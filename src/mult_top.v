==> flow/design.v <==
module QLM_w4q3(
    input [7:0] x,
    input [7:0] y,
    output [15:0] p
    );
    wire [7:0] x_abs;
    assign x_abs = x ^ {8{x[7]}};
    wire [7:0] k_x0;
    wire zero_x0;
    wire [2:0] k_x0_enc;
    LOD8 lod_x0(
        .data_i(x_abs),
        .zero_o(zero_x0),
        .data_o(k_x0),
        .data_enc(k_x0_enc));
    wire [2:0] x_shift;
    LBarrel Lshift_x0(
        .data_i(x_abs),
        .shift_i(k_x0),
        .data_o(x_shift));
    wire [7:0] y_abs;
    assign y_abs = y ^ {8{y[7]}};
    wire [7:0] k_y0;
    wire zero_y0;
    wire [2:0] k_y0_enc;
    LOD8 lod_y0(
        .data_i(y_abs),
        .zero_o(zero_y0),
        .data_o(k_y0),
        .data_enc(k_y0_enc));
    wire [2:0] y_shift;
    LBarrel Lshift_y0(
        .data_i(y_abs),
        .shift_i(k_y0),
        .data_o(y_shift));
    wire [6:0] x_log;
    wire [6:0] y_log;
    wire [6:0] p_log;
    assign x_log = {1'b0,k_x0_enc,x_shift};
    assign y_log = {1'b0,k_y0_enc,y_shift};
    assign p_log = x_log + y_log;
    wire [11:0] p_l1b;
    wire [3:0] l1_input;
    assign l1_input = {1'b1,p_log[2:0]};
    L1Barrel L1shift_plog(
        .data_i(l1_input),
        .shift_i(p_log[5:3]),
        .data_o(p_l1b));
    wire [4:0] p_low;
    wire not_k_l5 = ~p_log[6];
    assign p_low = p_l1b[7:3] & {4{not_k_l5}};
    wire [3:0] p_med;
    assign p_med = p_log[6] ? p_l1b[3:0] : p_l1b[10:8];
    wire [6:0] p_high;
    assign p_high = p_l1b[10:4] & {7{p_log[6]}};
    wire [15:0] PP_abs;
    assign PP_abs = {p_high,p_med,p_low};
    wire p_sign;
    wire [15:0] PP_temp;
    assign p_sign = x[7] ^ y[7];
    assign PP_temp = PP_abs ^ {16{p_sign}};
    wire notZeroA, notZeroB, notZeroD;
    assign notZeroA = ~zero_x0 ;
    assign notZeroB = ~zero_y0 ;
    assign notZeroD = notZeroA & notZeroB;
    assign p = notZeroD? PP_temp : 16'b0;
endmodule
module LOD8(
    input [7:0] data_i,
    output zero_o,
    output [7:0] data_o,
    output [2:0] data_enc
    );
    wire [7:0] z;
    wire [1:0] zdet;
    wire [1:0] select;
    assign zdet[1] = |(data_i[7:4]) ;
    assign zdet[0] = |(data_i[3]);
    assign zero_o = ~( zdet[1] | zdet[0]);
    LOD4 lod2_1 (
        .data_i(data_i[7:4]), 
        .data_o(z[7:4])
        );
    assign z[3] = data_i[3];
    LOD2 Middle(
        .data_i(zdet), 
        .data_o(select)       
    );
	wire [7:0] tmp_out;
	Muxes2in1Array4 Inst_MUX214_1 (
        .data_i(z[7:4]), 
        .select_i(select[1]), 
        .data_o(tmp_out[7:4])
    );
    assign tmp_out[3] = select[0] & z[3];
    assign tmp_out[2:0] = 3'b0;
    wire [2:0] low_enc; 
    assign low_enc = tmp_out[3:1] | tmp_out[7:5];
    assign data_enc[2] = select[1];
    assign data_enc[1] = low_enc[2] | low_enc[1];
    assign data_enc[0] = low_enc[2] | low_enc[0];
    assign data_o = tmp_out;
endmodule
module LOD4(
    input [3:0] data_i,
    output [3:0] data_o
    );
    wire mux0;
    wire mux1;
    wire mux2;
    assign mux2 = (data_i[3]==1) ? 1'b0 : 1'b1;
    assign mux1 = (data_i[2]==1) ? 1'b0 : mux2;
    assign mux0 = (data_i[1]==1) ? 1'b0 : mux1;
    assign data_o[3] = data_i[3];
    assign data_o[2] =(mux2 & data_i[2]);
    assign data_o[1] =(mux1 & data_i[1]);
    assign data_o[0] =(mux0 & data_i[0]);
endmodule
module LOD2(
    input [1:0] data_i,
    output [1:0] data_o
    );
    assign data_o[1] = data_i[1];
    assign data_o[0] = ~data_i[1] & data_i[0];
endmodule
module Muxes2in1Array4(
    input [3:0] data_i,
    input select_i,
    output [3:0] data_o
    );
	assign data_o[3] = select_i ? data_i[3] : 1'b0;
	assign data_o[2] = select_i ? data_i[2] : 1'b0;
	assign data_o[1] = select_i ? data_i[1] : 1'b0;
	assign data_o[0] = select_i ? data_i[0] : 1'b0;
endmodule
module Muxes2in1Array2(
    input [1:0] data_i,
    input select_i,
    output [1:0] data_o
    );
	assign data_o[1] = select_i ? data_i[1] : 1'b0;
	assign data_o[0] = select_i ? data_i[0] : 1'b0;
endmodule
module LBarrel(
    input  [7:0] data_i,
    input  [7:0] shift_i,
    output [2:0] data_o);
    assign data_o[2] = |(data_i[5:3] & shift_i[6:4]);
    assign data_o[1] = |(data_i[4:3] & shift_i[6:5]);
    assign data_o[0] = |(data_i[3] & shift_i[6]);
endmodule
module L1Barrel(
    input [3:0] data_i,
    input [2:0] shift_i,
    output reg [11:0] data_o);
    always @*
        case (shift_i)
           4'b0000: data_o = data_i;
           4'b0001: data_o = data_i << 1;
           4'b0010: data_o = data_i << 2;
           4'b0011: data_o = data_i << 3;
           4'b0100: data_o = data_i << 4;
           4'b0101: data_o = data_i << 5;
           4'b0110: data_o = data_i << 6;
           default: data_o = data_i << 7;
        endcase
endmodule
module mult_top(
    input clk,
    input  [15:0] x,
    input  [15:0] y,
    output reg [31:0] p_out
    );
    wire [31:0] P_vec;
    reg [15:0] X_vec;
    reg [15:0] Y_vec;
    QLM_w4q3 mult(X_vec,Y_vec,P_vec); 
    always @(posedge clk) 
    begin
        p_out = P_vec;
        X_vec = x;
        Y_vec = y;
    end
endmodule 
# == Reports on mult_top ==
# Tool output for the design above, in the order of the flow.
# Line numbers count from 1 in the design file above.
# Operators: Yosys type, input widths -> output width; for muxes data width and select width s.
# Not given: -
# setup
top,mult_top
clk_port,clk
library,sky130hd
corner,tt_025C_1v80

# == After elaboration ==
# Yosys after proc, flatten, opt, wreduce and memory -nomap, before mapping. Enables and synchronous resets that opt folds into registers are not counted as muxes. Memory bits, and registers merged into a memory's read port (data or address), are not among the register bits. Print and check cells are not counted. Equal cells are merged and count once.
# word_totals
mem_bits_rw,0
latchBits,0
word_cells,67
clocked_rd_ports_x_width,0
output_inout_bits,32
input_bits,33
mem_bits_ro,0
regBits,32
mem_count,0
# op_classes
n_addsub,1
shifts,0
n_mux,16
n_eq,6
div,0
n_cmp,0
multipliers,0
reduce_and_logical,7
bitwise,34
# op_table
operator,count
$pmux 11 s7,1
$xor 16x16->16,1
$xor 8x8->8,2
$mux 1,14
$and 1x1->1,13
$eq 3x3->1 const B,3
$reduce_or 4->1,2
$add 6x6->7,1
$and 7x7->7,1
$or 1x1->1,6
$eq 3x2->1 const B,2
$and 3x3->3,2
$or 3x3->3,2
$reduce_or 3->1,2
$and 5x4->5,1
$and 2x2->2,2
$reduce_or 2->1,2
$mux 4,1
$not 1->1,3
$eq 3x1->1 const B,1
$logic_not 3->1,1
$xor 1x1->1,1

# == Logic depth ==
# Longest topological path by Yosys (ltp), each cell counted once; first at word level (registers and memories cut), then after technology mapping (sequential cells cut; the memories' decode and read muxes count).
# logic_depth
depth_word,13
abc_area,0
depth_mapped,15
mapped_depth_nobuf,13

# == Synthesis result ==
# The flow's flattened synthesis, as Yosys stat reports it; memories are mapped. The netlist is that of the ABC_AREA named above (0 if unset); the other value can give another one.
# Totals and module areas in this step are rounded.
# types
type,count,area_total_um2
sky130_fd_sc_hd__dfxtp_1,26,520.499
sky130_fd_sc_hd__buf_4,18,135.13
sky130_fd_sc_hd__mux2i_1,12,120.115
sky130_fd_sc_hd__ha_1,6,75.072
sky130_fd_sc_hd__xnor2_1,7,61.309
sky130_fd_sc_hd__a21oi_1,12,60.058
sky130_fd_sc_hd__nand2b_1,9,56.304
sky130_fd_sc_hd__o21ai_0,11,55.053
sky130_fd_sc_hd__nor2_1,14,52.55
sky130_fd_sc_hd__nand2_1,11,41.29
sky130_fd_sc_hd__o211ai_1,5,37.536
sky130_fd_sc_hd__o31ai_1,5,37.536
sky130_fd_sc_hd__nor3_1,7,35.034
sky130_fd_sc_hd__xor2_1,4,35.034
sky130_fd_sc_hd__clkbuf_1,9,33.782
sky130_fd_sc_hd__a2111oi_2,2,30.029
sky130_fd_sc_hd__buf_2,6,30.029
sky130_fd_sc_hd__inv_1,7,26.275
# Not listed: further types 41, cells in them 76.
# synth_totals
seqArea_um2,520
mapped_area_um2,2040
stdcells,247
ff_cells,26
# The figures by module come from a second, unflattened synthesis with its own total; it is not the netlist above.
# hier_totals
cells_unflattened,243
area_unflattened_um2,2230
# Rows give one instance, submodules left out.
# by_module
module,n_cells,instances,seq_area_um2,area_um2
QLM_w4q3,119,1,0.0,901
mult_top,49,1,641,764
L1Barrel,27,1,0.0,198
LOD8,10,2,0.0,67.6
LOD4,4,2,0.0,36.3
LBarrel,4,2,0.0,31.3
Muxes2in1Array4,4,2,0.0,25.0
LOD2,2,2,0.0,21.3

# == Path before layout ==
# Source: OpenSTA report_checks on the synthesized netlist (no wires, ideal clock, input and output delay 20% of the period each), path of least setup slack; recovery checks are left aside. Register names are those of the netlist, which keeps one name where synthesis merged equal registers.
# synth_timing
kind,register to register
startpoint,register X_vec[7]
endpoint,register p_out[8]
t_required_ns,3.338
launch_ns,0.000
t_arrival_ns,3.078
clock_period_ns,3.41
path_delay_ns,3.150
setup_slack_ns,0.260
path_stages,14
setup_time_ns,0.072
period_less_setup_slack_ns,3.15
# "path_delay_ns" is the arrival time less input delay plus setup time.
# "path_stages": output pins that drive a net of the path, with the launching flip-flop's if there is one; two outputs of one cell count as two.
# "period_less_setup_slack_ns" is the clock period less the worst setup slack; recovery checks do not enter. This is arithmetic on one report: input and output delays are still those of the set period (20% each).
# Between the ends stands the longest chain of elaborated cells between them, by number of cells; it is not shown to be the way that was timed. Of several equally long chains one is given.
# A line is the first line of the expression or statement that the cell stems from. Yosys adds cells for indexed reads and writes and turns some case tables into memories.
# synth_between
cell_sequence,sky130_fd_sc_hd__dfxtp_1 > sky130_fd_sc_hd__clkbuf_1 > sky130_fd_sc_hd__clkbuf_1 > sky130_fd_sc_hd__mux2i_1 > sky130_fd_sc_hd__a21oi_1 > sky130_fd_sc_hd__inv_1 > sky130_fd_sc_hd__fa_1 > sky130_fd_sc_hd__nor2b_4 > sky130_fd_sc_hd__o21a_2 > sky130_fd_sc_hd__a21oi_4 > sky130_fd_sc_hd__or4_1 > sky130_fd_sc_hd__o211ai_1 > sky130_fd_sc_hd__and2b_1 > sky130_fd_sc_hd__mux2i_1
elab_chain_len,13
cells_between,37
cone_lines,27
# synth_lines
item,line,text
start: declaration,175,reg [15:0] X_vec;
start: assignment,181,X_vec = x;
$xor 8x8->8,7,assign x_abs = x ^ {8{x[7]}};
$mux 1,111,assign mux2 = (data_i[3]==1) ? 1'b0 : 1'b1;
$mux 1,112,assign mux1 = (data_i[2]==1) ? 1'b0 : mux2;
$mux 1,113,assign mux0 = (data_i[1]==1) ? 1'b0 : mux1;
$and 1x1->1,117,assign data_o[0] =(mux0 & data_i[0]);
$mux 1,134,assign data_o[0] = select_i ? data_i[0] : 1'b0;
$and 3x3->3,148,assign data_o[2] = |(data_i[5:3] & shift_i[6:4]);
$reduce_or 3->1,148,
$add 6x6->7,41,assign p_log = x_log + y_log;
$eq 3x3->1,157,case (shift_i)
$pmux 11 s7,157,
$mux 4,53,assign p_med = p_log[6] ? p_l1b[3:0] : p_l1b[10:8];
$xor 16x16->16,61,assign PP_temp = PP_abs ^ {16{p_sign}};
end: assignment,180,p_out = P_vec;
end: declaration,172,output reg [31:0] p_out

# == Timing after layout ==
# From the final timing report of record 1: the path of least setup slack in the routed layout; clock arrival at registers is part of the times.
# layout_timing
kind,register to register
startpoint,register X_vec[7]
endpoint,register p_out[3]
t_required_ns,4.65
clock_period_ns,4.46
setup_time_ns,0.07
launch_ns,0.27
t_arrival_ns,3.87
path_stages,13
setup_slack_ns,0.78
# Between the ends stands the longest chain of elaborated cells between them, by number of cells; it is not shown to be the way that was timed. Of several equally long chains one is given.
# layout_between
cell_sequence,sky130_fd_sc_hd__dfxtp_1 > sky130_fd_sc_hd__nor4_1 > sky130_fd_sc_hd__nor2_1 > sky130_fd_sc_hd__mux2i_1 > sky130_fd_sc_hd__xnor2_1 > sky130_fd_sc_hd__ha_1 > sky130_fd_sc_hd__o21a_1 > sky130_fd_sc_hd__o21a_2 > sky130_fd_sc_hd__a21oi_4 > sky130_fd_sc_hd__nor4_1 > sky130_fd_sc_hd__nand3_1 > sky130_fd_sc_hd__a21boi_0 > sky130_fd_sc_hd__mux2i_1
elab_chain_len,13
cells_between,38
cone_lines,28
# layout_lines
item,line,text
start: declaration,175,reg [15:0] X_vec;
start: assignment,181,X_vec = x;
$xor 8x8->8,7,assign x_abs = x ^ {8{x[7]}};
$mux 1,111,assign mux2 = (data_i[3]==1) ? 1'b0 : 1'b1;
$mux 1,112,assign mux1 = (data_i[2]==1) ? 1'b0 : mux2;
$mux 1,113,assign mux0 = (data_i[1]==1) ? 1'b0 : mux1;
$and 1x1->1,117,assign data_o[0] =(mux0 & data_i[0]);
$mux 1,134,assign data_o[0] = select_i ? data_i[0] : 1'b0;
$and 3x3->3,148,assign data_o[2] = |(data_i[5:3] & shift_i[6:4]);
$reduce_or 3->1,148,
$add 6x6->7,41,assign p_log = x_log + y_log;
$eq 3x3->1,157,case (shift_i)
$pmux 11 s7,157,
$and 5x4->5,51,assign p_low = p_l1b[7:3] & {4{not_k_l5}};
$xor 16x16->16,61,assign PP_temp = PP_abs ^ {16{p_sign}};
end: assignment,180,p_out = P_vec;
end: declaration,172,output reg [31:0] p_out

# Flow runs of mult_top

2 stored runs of mult_top in the flow (synthesis by Yosys, layout by OpenROAD, sky130hd cells), in arbitrary order. Constraints: input delay and output delay 20% of the set period each, output load 0.01 pF.
By "worstPathTime_ns" is meant the share of the clock period that the worst setup path is allowed (20% is reserved at inputs, 20% at outputs), minus its slack. Clock arrival times at its registers enter into it.
"totalPower_w" is the tool's figure for a default switching activity; nothing was simulated.
Results are given in rounded form.

Record 1, flow files:
==> flow/run.sh <==
#!/bin/bash
# the make line also repeats the synthesis and layout settings of config.mk as NAME=value (left out here)
make -C /OpenROAD-flow-scripts/flow DESIGN_CONFIG=/design/flow/config.mk WORK_HOME=/design/flow/orfs CLKGATE_MAP_FILE= finish
==> flow/config.mk <==
export PLATFORM = sky130hd
export DESIGN_NAME = mult_top
export DESIGN_NICKNAME = mult_top
export VERILOG_FILES = /design/flow/design.v
export SDC_FILE = /design/flow/constraint.sdc
export NUM_CORES = 4
export LEC_CHECK = 0
export CAP_MARGIN = 20
export CORE_MARGIN = 2
export CORE_UTILIZATION = 40
export SLEW_MARGIN = 20
==> flow/constraint.sdc <==
create_clock -name core_clock -period 4.46 [get_ports {clk}]
set_input_delay 0.8920 -clock core_clock [delete_from_list [all_inputs] [get_ports {clk}]]
set_output_delay 0.8920 -clock core_clock [all_outputs]
set_load 0.01 [all_outputs]

==> results of record 1, as CSV <==
result,value
yosys.chip_area_um2,2040
design_die_area_um2,5690
layout_utilization_pct,47.7
worstSetupSlack_ns,0.783
tns_ns,0.000
worst_hold_slack_ns,0.882
totalPower_w,0.000901
worstPathTime_ns,3.68
worst_setup_path_type,"register to register"

Record 2, flow files:
==> flow/run.sh <==
#!/bin/bash
# the make line also repeats the synthesis and layout settings of config.mk as NAME=value (left out here)
make -C /OpenROAD-flow-scripts/flow DESIGN_CONFIG=/design/flow/config.mk WORK_HOME=/design/flow/orfs CLKGATE_MAP_FILE= finish
==> flow/config.mk <==
export PLATFORM = sky130hd
export DESIGN_NAME = mult_top
export DESIGN_NICKNAME = mult_top
export VERILOG_FILES = /design/flow/design.v
export SDC_FILE = /design/flow/constraint.sdc
export NUM_CORES = 4
export LEC_CHECK = 0
export ABC_AREA = 0
export CAP_MARGIN = 20
export CORE_MARGIN = 2
export CORE_UTILIZATION = 58
export GPL_ROUTABILITY_DRIVEN = 0
export GPL_TIMING_DRIVEN = 0
export MAX_ROUTING_LAYER = met4
export PLACE_DENSITY = 0.47
export SLEW_MARGIN = 25
export TNS_END_PERCENT = 30
==> flow/constraint.sdc <==
create_clock -name core_clock -period 3.32 [get_ports {clk}]
set_input_delay 0.6640 -clock core_clock [delete_from_list [all_inputs] [get_ports {clk}]]
set_output_delay 0.6640 -clock core_clock [all_outputs]
set_load 0.01 [all_outputs]

==> results of record 2, as CSV <==
result,value
yosys.chip_area_um2,2040
design_die_area_um2,4010
layout_utilization_pct,75.9
worstSetupSlack_ns,0.155
tns_ns,0.000
worst_hold_slack_ns,0.769
totalPower_w,0.00122
worstPathTime_ns,3.17
worst_setup_path_type,"register to register"
